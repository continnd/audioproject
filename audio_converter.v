==> flow/design.v <==
module audio_converter (
	input AUD_BCK,     
	input AUD_LRCK,    
	input AUD_ADCDAT,
	output AUD_DATA,
	input iRST_N,   
	input [15:0] AUD_outL,
	input [15:0] AUD_outR,
	output reg[15:0] AUD_inL,
	output reg[15:0] AUD_inR,
	output reg[15:0] mem_in
);
reg [3:0] SEL_Cont;
always@(negedge AUD_BCK or negedge iRST_N)
begin
	if(!iRST_N) SEL_Cont <= 4'h0;
	else
	begin
	   SEL_Cont <= SEL_Cont+1'b1;  
	   if (AUD_LRCK) AUD_inL[~(SEL_Cont)] <= AUD_ADCDAT;
	   else AUD_inR[~(SEL_Cont)] <= AUD_ADCDAT;
	end
end
assign AUD_DATA = (AUD_LRCK)? AUD_outL[~SEL_Cont]: AUD_outR[~SEL_Cont] ;
endmodule
# Reports on audio_converter
# The steps from the RTL of audio_converter to its reports follow in flow order.
# Lines are those of the file above, counted from 1.
# Cell names lack the library's common part.
# A cell with -- has no value.
[setup] design="audio_converter" clock="AUD_BCK" cell_library="sky130hd" lib_corner="tt_025C_1v80"

# After elaboration
# Counts by Yosys on the flattened word-level netlist (proc, flatten, opt, wreduce; memories kept). Register bits leave out memories and registers merged into their read ports (data or address); mux counts leave out enables and synchronous resets folded into registers. Print and check cells are left out. Cells with the same type and inputs are merged into one.
[bits] regBits=36 in_bits=36 output_inout_bits=49 elab_cells=19
[op_classes] n_addsub=2 shift=4 n_mux=1 n_logic=7 n_reduce_logical=2
[op_table] operator="16-bit AND" count=2
[op_table] operator="16-bit bitwise OR" count=2
[op_table] operator="16-bit by 4-bit variable part select with 1-bit output" count=2
[op_table] operator="1-bit by 5-bit variable shift with 16-bit output" count=1
[op_table] operator="1-bit by 5-bit variable shift with 16-bit output (first input constant)" count=1
[op_table] operator="16-bit inverter" count=1
[op_table] operator="4-bit negation with 5-bit output" count=1
[op_table] operator="2-bit AND reduction" count=2
[op_table] operator="4-bit by 1-bit adder with 4-bit output (second input constant)" count=1
[op_table] operator="4-bit inverter" count=1
[op_table] operator="1-bit inverter" count=1
[op_table] operator="1-bit 2-to-1 mux" count=1

# Depth
# Depth = most cells in a row (Yosys ltp): at word level without a register or memory, in the mapped netlist without a sequential cell, where the memories' decode and read muxes count.
[depth] ltp_word=6 abc_area=0 ltp_mapped=6 ltp_nobuf=5

# Mapped cells and area
# The flow's flattened synthesis, as Yosys stat reports it; memories are mapped. The netlist is that of the ABC_AREA named above (0 if unset); the other value can give another one.
[by_type] type="edfxtp_1" count=32 type_area_um2=960.922
[by_type] type="o2bb2ai_1" count=18 type_area_um2=157.651
[by_type] type="buf_4" count=17 type_area_um2=127.622
[by_type] type="mux4_2" count=5 type_area_um2=112.608
[by_type] type="dfrtn_1" count=4 type_area_um2=100.096
[by_type] type="mux2_2" count=6 type_area_um2=67.565
[by_type] type="mux2i_1" count=6 type_area_um2=60.058
[by_type] type="nand3_1" count=12 type_area_um2=60.058
[by_type] type="ha_1" count=4 type_area_um2=50.048
[by_type] type="inv_1" count=10 type_area_um2=37.536
[by_type] type="o22ai_1" count=6 type_area_um2=37.536
[by_type] type="a21boi_0" count=4 type_area_um2=30.029
[by_type] type="mux2_4" count=2 type_area_um2=30.029
[by_type] type="xor2_4" count=1 type_area_um2=27.526
[by_type] type="nand2_1" count=7 type_area_um2=26.275
[by_type] type="nor2_1" count=6 type_area_um2=22.522
[by_type] type="a22oi_1" count=2 type_area_um2=15.014
[by_type] type="nor3_1" count=3 type_area_um2=15.014
# Not listed: further types 19, cells in them 26.
[mapped] mapped_cells=171 area_um2=2108.3 seqArea_um2=1061.0 ffs=36 n_buf=22

# Flow measurements of audio_converter on sky130hd: 2 stored runs with different settings, listed in no order. Input and output delays are each 20% of the period that was set; the output load is 0.01 pF.
# "design_power_uw": no workload was simulated; the value follows from the tool's default switching activity.
run="run A" settings period_ns=5.45 CORE_UTILIZATION=51 CAP_MARGIN=20 CORE_MARGIN=2 SLEW_MARGIN=20
run="run A" results design_power_uw=746.7 final_hold_ws_ps=562 cell_area_final_um2=3163.0 timing.setup.ws_ps=-11 die_area_um2=4664.2 yosys_chip_area_um2=2108.3
run="run B" settings period_ns=7.93 CORE_UTILIZATION=21 PLACE_DENSITY_LB_ADDON=0.09 CELL_PAD_IN_SITES_GLOBAL_PLACEMENT=0 CELL_PAD_IN_SITES_DETAIL_PLACEMENT=1 TNS_END_PERCENT=100 GPL_TIMING_DRIVEN=0 CTS_CLUSTER_DIAMETER=292 MIN_ROUTING_LAYER="met2" CAP_MARGIN=20 CORE_MARGIN=2 SLEW_MARGIN=20
run="run B" results design_power_uw=499.7 final_hold_ws_ps=564 cell_area_final_um2=3270.6 timing.setup.ws_ps=154 die_area_um2=10856.6 yosys_chip_area_um2=2108.3
